==> flow/design.v <==
module guess_number_game(
    input clk,               
    input reset_n,           
    input btn_start,         
    input btn_inc,           
    input btn_submit,        
    output reg [3:0] digit_sel,
    output reg [7:0] segments
);
    wire reset = ~reset_n;  
    reg [19:0] start_cnt, inc_cnt, submit_cnt;
    reg start_sync1, start_sync2, start_db;  
    reg inc_sync1, inc_sync2, inc_db;
    reg submit_sync1, submit_sync2, submit_db;
    reg start_prev, inc_prev, submit_prev;
    localparam DEBOUNCE = 20'd1_000_000;  
    always @(posedge clk or posedge reset) begin
        if (reset) begin
            start_sync1 <= 0; start_sync2 <= 0; start_db <= 0;
            inc_sync1 <= 0; inc_sync2 <= 0; inc_db <= 0;
            submit_sync1 <= 0; submit_sync2 <= 0; submit_db <= 0;
            start_cnt <= 0; inc_cnt <= 0; submit_cnt <= 0;
        end else begin
            start_sync1 <= btn_start; start_sync2 <= start_sync1;
            inc_sync1 <= btn_inc; inc_sync2 <= inc_sync1;
            submit_sync1 <= btn_submit; submit_sync2 <= submit_sync1;
            if (start_sync2 == start_db)  
                start_cnt <= 0;
            else if (start_cnt < DEBOUNCE)
                start_cnt <= start_cnt + 1;
            else begin
                start_db <= start_sync2;
                start_cnt <= 0;
            end
            if (inc_sync2 == inc_db)
                inc_cnt <= 0;
            else if (inc_cnt < DEBOUNCE)
                inc_cnt <= inc_cnt + 1;
            else begin
                inc_db <= inc_sync2;
                inc_cnt <= 0;
            end
            if (submit_sync2 == submit_db)
                submit_cnt <= 0;
            else if (submit_cnt < DEBOUNCE)
                submit_cnt <= submit_cnt + 1;
            else begin
                submit_db <= submit_sync2;
                submit_cnt <= 0;
            end
        end
    end
    wire start_edge, inc_edge, submit_edge;
    always @(posedge clk or posedge reset) begin
        if (reset) begin
            start_prev <= 0;
            inc_prev <= 0;
            submit_prev <= 0;
        end else begin
            start_prev <= start_db;
            inc_prev <= inc_db;
            submit_prev <= submit_db;
        end
    end
    assign start_edge = start_db && !start_prev;
    assign inc_edge = inc_db && !inc_prev;
    assign submit_edge = submit_db && !submit_prev;
    reg [3:0] lfsr;
    always @(posedge clk or posedge reset) begin
        if (reset)
            lfsr <= 4'b1011;
        else
            lfsr <= {lfsr[2:0], lfsr[3] ^ lfsr[2]};
    end
    localparam IDLE = 3'd0;
    localparam PLAYING = 3'd1;
    localparam SHOW_RESULT = 3'd2;
    localparam WIN_ANIM = 3'd3;
    localparam WIN_STATS = 3'd4;
    localparam ENTERING = 2'd0;
    localparam LOW = 2'd1;
    localparam HIGH = 2'd2;
    localparam WIN = 2'd3;
    reg [2:0] state;
    reg [3:0] target;
    reg [3:0] current_guess;
    reg [6:0] attempts;
    reg [1:0] result;  
    reg [28:0] delay_cnt;
    localparam DELAY = 28'd100_000_000;  
    localparam ANIM_DELAY = 28'd200_000_000;  
    localparam STATS_DELAY = 28'd150_000_000;  
    always @(posedge clk or posedge reset) begin
        if (reset) begin
            state <= IDLE;
            target <= 4'd1;
            current_guess <= 4'd1;
            attempts <= 4'd0;
            result <= ENTERING;
            delay_cnt <= 28'd0;
        end else begin
            case (state)
                IDLE: begin
                    result <= ENTERING;
                    current_guess <= 4'd1;
                    attempts <= 4'd0;
                    if (start_edge) begin
                        state <= PLAYING;
                        target <= (lfsr % 10) + 1;
                    end
                end
                PLAYING: begin
                    result <= ENTERING;  
                    if (inc_edge) begin
                        if (current_guess < 4'd10)
                            current_guess <= current_guess + 1;
                        else
                            current_guess <= 4'd1;
                    end
                    if (submit_edge) begin
                        attempts <= attempts + 1;
                        if (current_guess < target)
                            result <= LOW;  
                        else if (current_guess > target)
                            result <= HIGH;  
                        else
                            result <= WIN;  
                        state <= SHOW_RESULT;
                        delay_cnt <= 28'd0;
                    end
                end
                SHOW_RESULT: begin
                    if (delay_cnt < DELAY)
                        delay_cnt <= delay_cnt + 1;
                    else begin
                        delay_cnt <= 28'd0;
                        if (result == WIN)
                            state <= WIN_ANIM;
                        else begin
                            current_guess <= 4'd1;
                            state <= PLAYING;
                        end
                    end
                end
                WIN_ANIM: begin
                    if (delay_cnt < ANIM_DELAY)
                        delay_cnt <= delay_cnt + 1;
                    else begin
                        delay_cnt <= 28'd0;
                        state <= WIN_STATS;
                    end
                end
                WIN_STATS: begin
                    if (delay_cnt < STATS_DELAY)
                        delay_cnt <= delay_cnt + 1;
                    else begin
                        delay_cnt <= 28'd0;
                        state <= IDLE;
                    end
                end
                default: state <= IDLE;
            endcase
        end
    end
    function [7:0] seg7;
        input [3:0] num;
        begin
            case (num)
                4'd0: seg7 = 8'b11000000;
                4'd1: seg7 = 8'b11111001;
                4'd2: seg7 = 8'b10100100;
                4'd3: seg7 = 8'b10110000;
                4'd4: seg7 = 8'b10011001;
                4'd5: seg7 = 8'b10010010;
                4'd6: seg7 = 8'b10000010;
                4'd7: seg7 = 8'b11111000;
                4'd8: seg7 = 8'b10000000;
                4'd9: seg7 = 8'b10010000;
                4'd10: seg7 = 8'b11111001;  
                default: seg7 = 8'b11111111;
            endcase
        end
    endfunction
    function [7:0] bar_pattern;
        input [2:0] frame;
        input [1:0] digit;
        begin
            case ({frame, digit})
                {3'd0, 2'd0}: bar_pattern = 8'b10111111;
                {3'd0, 2'd1}: bar_pattern = 8'b11111111;
                {3'd0, 2'd2}: bar_pattern = 8'b11111111;
                {3'd0, 2'd3}: bar_pattern = 8'b11111111;
                {3'd1, 2'd0}: bar_pattern = 8'b11111111;
                {3'd1, 2'd1}: bar_pattern = 8'b10111111;
                {3'd1, 2'd2}: bar_pattern = 8'b11111111;
                {3'd1, 2'd3}: bar_pattern = 8'b11111111;
                {3'd2, 2'd0}: bar_pattern = 8'b11111111;
                {3'd2, 2'd1}: bar_pattern = 8'b11111111;
                {3'd2, 2'd2}: bar_pattern = 8'b10111111;
                {3'd2, 2'd3}: bar_pattern = 8'b11111111;
                {3'd3, 2'd0}: bar_pattern = 8'b11111111;
                {3'd3, 2'd1}: bar_pattern = 8'b11111111;
                {3'd3, 2'd2}: bar_pattern = 8'b11111111;
                {3'd3, 2'd3}: bar_pattern = 8'b10111111;
                {3'd4, 2'd0}: bar_pattern = 8'b11111111;
                {3'd4, 2'd1}: bar_pattern = 8'b11111111;
                {3'd4, 2'd2}: bar_pattern = 8'b10111111;
                {3'd4, 2'd3}: bar_pattern = 8'b11111111;
                {3'd5, 2'd0}: bar_pattern = 8'b11111111;
                {3'd5, 2'd1}: bar_pattern = 8'b10111111;
                {3'd5, 2'd2}: bar_pattern = 8'b11111111;
                {3'd5, 2'd3}: bar_pattern = 8'b11111111;
                {3'd6, 2'd0}: bar_pattern = 8'b10111111;
                {3'd6, 2'd1}: bar_pattern = 8'b11111111;
                {3'd6, 2'd2}: bar_pattern = 8'b11111111;
                {3'd6, 2'd3}: bar_pattern = 8'b11111111;
                {3'd7, 2'd0}: bar_pattern = 8'b11111111;
                {3'd7, 2'd1}: bar_pattern = 8'b10111111;
                {3'd7, 2'd2}: bar_pattern = 8'b11111111;
                {3'd7, 2'd3}: bar_pattern = 8'b11111111;
                default: bar_pattern = 8'b11111111;
            endcase
        end
    endfunction
    reg [15:0] refresh_cnt;
    reg [1:0] digit_idx;
    reg [25:0] anim_cnt;
    reg [2:0] anim_frame;
    localparam ANIM_SPEED = 26'd12_500_000;  
    localparam REFRESH_DELAY = 16'd50_000;
    always @(posedge clk or posedge reset) begin
        if (reset) begin
            refresh_cnt <= 16'd0;
            digit_idx <= 2'd0;
            digit_sel <= 4'b1110;
            segments <= 8'b11111111;
            anim_cnt <= 26'd0;
            anim_frame <= 3'd0;
        end else begin
            if (state == WIN_ANIM) begin
                if (anim_cnt < ANIM_SPEED)
                    anim_cnt <= anim_cnt + 1;
                else begin
                    anim_cnt <= 26'd0;
                    anim_frame <= anim_frame + 1;
                end
            end else begin
                anim_cnt <= 26'd0;
                anim_frame <= 3'd0;
            end
            if (refresh_cnt < REFRESH_DELAY - 1)
                refresh_cnt <= refresh_cnt + 1;
            else begin
                refresh_cnt <= 16'd0;
                digit_idx <= digit_idx + 1;
                case (digit_idx)
                    2'd0: digit_sel <= 4'b1110;
                    2'd1: digit_sel <= 4'b1101;
                    2'd2: digit_sel <= 4'b1011;
                    2'd3: digit_sel <= 4'b0111;
                endcase
                case (digit_idx)
                    2'd0: begin  
                        if (state == WIN_ANIM)
                            segments <= bar_pattern(anim_frame, 2'd0);
                        else if (state == WIN_STATS)
                            segments <= seg7(target);
                        else if (state == IDLE)
                            segments <= 8'b11111111;
                        else if (result == ENTERING) begin
                            if (current_guess == 4'd10)
                                segments <= 8'b11000000;
                            else
                                segments <= seg7(current_guess);
                        end
                        else if (result == LOW)
                            segments <= 8'b11000111;  
                        else if (result == HIGH)
                            segments <= 8'b10001001;  
                        else
                            segments <= seg7(target);
                    end
                    2'd1: begin  
                        if (state == WIN_ANIM)
                            segments <= bar_pattern(anim_frame, 2'd1);
                        else if (state == WIN_STATS) begin
                            if (target >= 10)
                                segments <= seg7(target / 10);
                            else
                                segments <= 8'b11111111;
                        end
                        else if (result == LOW)
                            segments <= 8'b11000000;  
                        else if (result == HIGH)
                            segments <= 8'b11111001;  
                        else if (result == ENTERING && current_guess == 4'd10)
                            segments <= 8'b11111001;
                        else
                            segments <= 8'b11111111;
                    end
                    2'd2: begin  
                        if (state == WIN_ANIM)
                            segments <= bar_pattern(anim_frame, 2'd2);
                        else if (state == WIN_STATS) begin
                            if (attempts >= 10)
                                segments <= seg7(attempts % 10);
                            else
                                segments <= 8'b11111111;
                        end
                        else if (attempts >= 10)
                            segments <= seg7(attempts % 10);
                        else
                            segments <= 8'b11111111;
                    end
                    2'd3: begin  
                        if (state == WIN_ANIM)
                            segments <= bar_pattern(anim_frame, 2'd3);
                        else if (state == WIN_STATS)
                            if (attempts >= 10)
                                segments <= seg7(attempts / 10);
                            else
                                segments <= seg7(attempts);
                        else
                            if (attempts >= 10)
                                segments <= seg7(attempts / 10);
                            else
                                segments <= seg7(attempts);
                    end
                endcase
            end
        end
    end
endmodule
* Tool chain data of guess_number_game
The steps from the RTL of guess_number_game to its reports follow in flow order. Lines are those of the file above, counted from 1. Operators carry their Yosys type and port widths (W data, S select, Z words). The mark -- stands for no value.
Inputs: top guess_number_game, clock port clk, library sky130hd, library corner tt_025C_1v80

* Word-level counts
Counts by Yosys on the flattened word-level netlist (proc, flatten, opt, wreduce; memories kept). Register bits leave out memories and registers merged into their read ports (data or address). Print and check cells are left out. Yosys's memory passes give these memory sizes; they may raise the number of words (mostly to a power of two), join words into wider ones and drop unused or constant bits.
Bit counts: output and inout port bits 12, memories 10, elaborated cells 192, memory bits (read-only) 1120, clocked read ports x word width 0, flip-flop bits (word level) 184, latch bits 0, bits in writable memories 0, bits of input ports 5
Memory list:
- (no name shown) | depth 16, bits a word 7, rd ports 1, write ports 0, line 168 | case (num)
- (no name shown) | depth 16, bits a word 7, rd ports 1, write ports 0, line 168
- (no name shown) | depth 16, bits a word 7, rd ports 1, write ports 0, line 168
- (no name shown) | depth 16, bits a word 7, rd ports 1, write ports 0, line 168
- (no name shown) | depth 16, bits a word 7, rd ports 1, write ports 0, line 168
- (no name shown) | depth 16, bits a word 7, rd ports 1, write ports 0, line 168
Memories not listed: 4.
Cells by class: mux-type cells 61, shift operators 0, bitwise operators 7, $mul 0, reduce/logical cells 29, add/subtract/negate cells 11, eq/ne operators 29, magnitude comparators 13, div/mod/pow operators 4
Operators by type and width (count):
- $mux W8 | 18
- $div A4 B4 Y32 const B | 1
- $mod A4 B4 Y32 const B | 1
- $div A7 B4 Y32 const B | 1
- $mod A7 B4 Y32 const B | 1
- $mux W20 | 6
- $pmux W29 S4 | 1
- $mux W29 | 4
- $pmux W8 S2 | 4
- $add A20 B1 Y20 const B | 3
- $lt A20 B20 Y1 const B | 3
- $lt A29 B28 Y1 const B | 2
- $mux W26 | 2
- $pmux W8 S4 | 1
- $add A29 B1 Y29 const B | 1
- $lt A29 B27 Y1 const B | 1
- $mux W3 | 9
- $add A26 B1 Y26 const B | 1
- $lt A26 B24 Y1 const B | 1
- $add A16 B1 Y16 const B | 1
- $lt A16 B16 Y1 const B | 1
- $ne A2 B2 Y1 const B | 8
- $pmux W4 S4 | 1
- $mux W16 | 1
- $mux W4 | 4
- $eq A3 B3 Y1 const B | 5
- $pmux W3 S5 | 1
- $pmux W7 S2 | 1
Other operator kinds: 38; their cells: 70.

* Depth
Depth = most cells in a row (Yosys ltp): at word level without a register or memory, in the mapped netlist without a sequential cell, where the memories' decode and read muxes count.
Depth: depth after elaboration 8, ABC_AREA 1, gate-level depth with buffers 29

* Netlist
Source: synth_stat.txt of the flow (Yosys; design flattened, memories mapped). It holds for the ABC_AREA given above (unset counts as 0); a run with the other value may have another netlist.
Mapped netlist: cell count 1404, sequential area 4700.8 um^2, flip-flop cells 187, buffers 24, synthesis area 10995.5 um^2
Cells by type (count):
- sky130_fd_sc_hd__dfrtp_1 | 170
- sky130_fd_sc_hd__nand2_1 | 242
- sky130_fd_sc_hd__inv_1 | 198
- sky130_fd_sc_hd__ha_1 | 55
- sky130_fd_sc_hd__nor2_1 | 174
- sky130_fd_sc_hd__o21ai_0 | 93
- sky130_fd_sc_hd__dfstp_2 | 17
- sky130_fd_sc_hd__a21oi_1 | 78
- sky130_fd_sc_hd__xor2_1 | 41
- sky130_fd_sc_hd__nand3_1 | 71
- sky130_fd_sc_hd__nor3_1 | 50
- sky130_fd_sc_hd__o22ai_1 | 29
- sky130_fd_sc_hd__nor3b_1 | 20
- sky130_fd_sc_hd__xnor2_1 | 14
- sky130_fd_sc_hd__nor4_1 | 17
- sky130_fd_sc_hd__a31oi_1 | 15
- sky130_fd_sc_hd__nand4_1 | 13
- sky130_fd_sc_hd__clkbuf_1 | 21
Not listed: further types 36, cells in them 86.

* Worst setup path after synthesis
OpenSTA on the mapped netlist: ideal clock, no wires. The path of least setup slack (recovery checks aside). Input and output delay are each 20% of the period. Register names are those of the netlist, which keeps one name where synthesis merged equal registers.
Timing path post-synthesis: path kind register to register, start register attempts[4], end register segments[3], time at the first pin 0.000 ns, arrival time 2.995 ns, setup slack 2.629 ns, path buffers 0, period 5.7 ns, path delay 3.070 ns, stages on the path 26, synthesis period reached 3.071 ns
"path delay" = arrival - input delay + setup time. "stages on the path" counts driving pins, that of a launching flip-flop among them; a cell with two outputs on the path counts twice. "synthesis period reached" = period - worst setup slack (recovery checks aside). The figure is calculated, with input and output delays left at 20% of the set period. The rows between start and end are the longest chain of elaborated cells between them; the timing report does not say that the signal goes this way. Where chains are equally long, one stands for them. Each line given opens the expression or statement behind the cell; cells for indexed reads and writes are added by Yosys, which also makes memories of some case tables. The chain passes a memory read, where the word-level depth is cut; so it can be longer than that depth. At most two assigning lines are given for a register; there are more.
On the way, post-synthesis: cell sequence sky130_fd_sc_hd__dfrtp_1 -> sky130_fd_sc_hd__inv_1 -> sky130_fd_sc_hd__nand2_1 -> sky130_fd_sc_hd__ha_1 -> sky130_fd_sc_hd__o21ai_1 -> sky130_fd_sc_hd__nand3_2 -> sky130_fd_sc_hd__nand2_2 -> sky130_fd_sc_hd__nand3_1 -> sky130_fd_sc_hd__nand2_2 -> sky130_fd_sc_hd__nand3_2 -> sky130_fd_sc_hd__inv_2 -> sky130_fd_sc_hd__nand2_1 -> sky130_fd_sc_hd__nand2_1 -> sky130_fd_sc_hd__inv_2 -> sky130_fd_sc_hd__nand2_2 -> sky130_fd_sc_hd__nand2_4 -> sky130_fd_sc_hd__nand2_2 -> sky130_fd_sc_hd__nand2_1 -> sky130_fd_sc_hd__ha_1 -> sky130_fd_sc_hd__nand3b_1 -> sky130_fd_sc_hd__nand3_1 -> sky130_fd_sc_hd__nand2_1 -> sky130_fd_sc_hd__nand2_1 -> sky130_fd_sc_hd__nand2_1 -> sky130_fd_sc_hd__nand2_1 -> sky130_fd_sc_hd__nand2_1, length of the longest elaborated chain 6
RTL lines, path post-synthesis:
- start, declared | line 87 | reg [6:0] attempts;
- start, assigned | line 98 | attempts <= 4'd0;
- start, assigned | line 121 | attempts <= attempts + 1;
- $div A7 B4 Y32 | line 325 | segments <= seg7(attempts / 10);
- $mem_v2 Z16 W7 | line 168 | case (num)
- $mux W8 | line 324 | if (attempts >= 10)
- $mux W8 | line 318 | else if (state == WIN_STATS)
- $mux W8 | line 316 | if (state == WIN_ANIM)
- $pmux W8 S4 | line 262 | case (digit_idx)
- end, assigned | line 265 | segments <= bar_pattern(anim_frame, 2'd0);
- end, assigned | line 267
- end, declared | line 8 | output reg [7:0] segments

* Timing after layout
From the final timing report of entry A: the path of least setup slack in the routed layout; clock arrival at registers is part of the times.
Timing path post-layout: path kind register to register, start register attempts[4], end register segments[0], stages on the path 27, arrival time 3.49 ns, path buffers 2, time at the first pin 0.43 ns, setup slack 0.29 ns, period 3.41 ns
The rows between start and end are the longest chain of elaborated cells between them; the timing report does not say that the signal goes this way. Where chains are equally long, one stands for them. The chain passes a memory read, where the word-level depth is cut; so it can be longer than that depth. At most two assigning lines are given for a register; there are more.
On the way, post-layout: cell sequence sky130_fd_sc_hd__dfrtp_2 -> sky130_fd_sc_hd__buf_12 -> sky130_fd_sc_hd__nor2_4 -> sky130_fd_sc_hd__nor2_8 -> sky130_fd_sc_hd__nand2_1 -> sky130_fd_sc_hd__nand2_1 -> sky130_fd_sc_hd__nor2_1 -> sky130_fd_sc_hd__nand2_2 -> sky130_fd_sc_hd__nand2_4 -> sky130_fd_sc_hd__nand2_4 -> sky130_fd_sc_hd__nand3_4 -> sky130_fd_sc_hd__nand2_4 -> sky130_fd_sc_hd__nand3_2 -> sky130_fd_sc_hd__nand2_2 -> sky130_fd_sc_hd__nor2_4 -> sky130_fd_sc_hd__buf_6 -> sky130_fd_sc_hd__nand3_4 -> sky130_fd_sc_hd__nand2_4 -> sky130_fd_sc_hd__inv_4 -> sky130_fd_sc_hd__ha_4 -> sky130_fd_sc_hd__nand3b_1 -> sky130_fd_sc_hd__nand3_1 -> sky130_fd_sc_hd__nand2_1 -> sky130_fd_sc_hd__nand2_1 -> sky130_fd_sc_hd__nand2_1 -> sky130_fd_sc_hd__nand2_1 -> sky130_fd_sc_hd__nand2_1, length of the longest elaborated chain 6
RTL lines, path post-layout:
- start, declared | line 87 | reg [6:0] attempts;
- start, assigned | line 98 | attempts <= 4'd0;
- start, assigned | line 121 | attempts <= attempts + 1;
- $div A7 B4 Y32 | line 325 | segments <= seg7(attempts / 10);
- $mem_v2 Z16 W7 | line 168 | case (num)
- $mux W8 | line 324 | if (attempts >= 10)
- $mux W8 | line 318 | else if (state == WIN_STATS)
- $mux W8 | line 316 | if (state == WIN_ANIM)
- $pmux W8 S4 | line 262 | case (digit_idx)
- end, assigned | line 265 | segments <= bar_pattern(anim_frame, 2'd0);
- end, assigned | line 267
- end, declared | line 8 | output reg [7:0] segments

Flow measurements of guess_number_game on sky130hd: 2 stored runs with different settings, listed in no order. Input and output delays are each 20% of the period that was set; the output load is 0.01 pF.
"clock period achieved" means the clock period less the worst setup slack. The figure is calculated, with input and output delays left at 20% of the set period.
"time on the worst setup path": the worst setup path's part of the clock period (all of it between registers, 20% less for each end at a port) less its slack. A launch clock that arrives late makes it longer, a capture clock that arrives late makes it shorter.
By "total power of the final layout" is meant OpenSTA's value without simulated activity: inputs other than the clock are taken to toggle once in ten clock periods, and the tool carries that through the logic.

* Entry A | settings: period_ns 3.41; CORE_UTILIZATION 48; SETUP_SLACK_MARGIN 0.56; PLACE_DENSITY_LB_ADDON 0.18; ABC_AREA 1; GPL_TIMING_DRIVEN 0; GPL_ROUTABILITY_DRIVEN 0; CAP_MARGIN 20; CORE_MARGIN 2; SLEW_MARGIN 20 | results: total die area 24133.6 um^2; setup total negative slack 0.000 ns; time on the worst setup path 3.12 ns; worst setup path type register to register; utilization in the final report 56.2 %; chip area in the Yosys report 10995.5 um^2; clock period achieved 3.117 ns; std-cell area (final layout) 12678.4 um^2; total power of the final layout 0.0043 W; worst slack on setup checks 0.293 ns
* Entry B | settings: period_ns 6.84; CAP_MARGIN 20; CORE_MARGIN 2; CORE_UTILIZATION 40; SLEW_MARGIN 20 | results: total die area 29311.2 um^2; setup total negative slack 0.000 ns; time on the worst setup path 4.63 ns; worst setup path type register to register; utilization in the final report 44.4 %; chip area in the Yosys report 11183.2 um^2; clock period achieved 4.626 ns; std-cell area (final layout) 12258.0 um^2; total power of the final layout 0.002208 W; worst slack on setup checks 2.214 ns
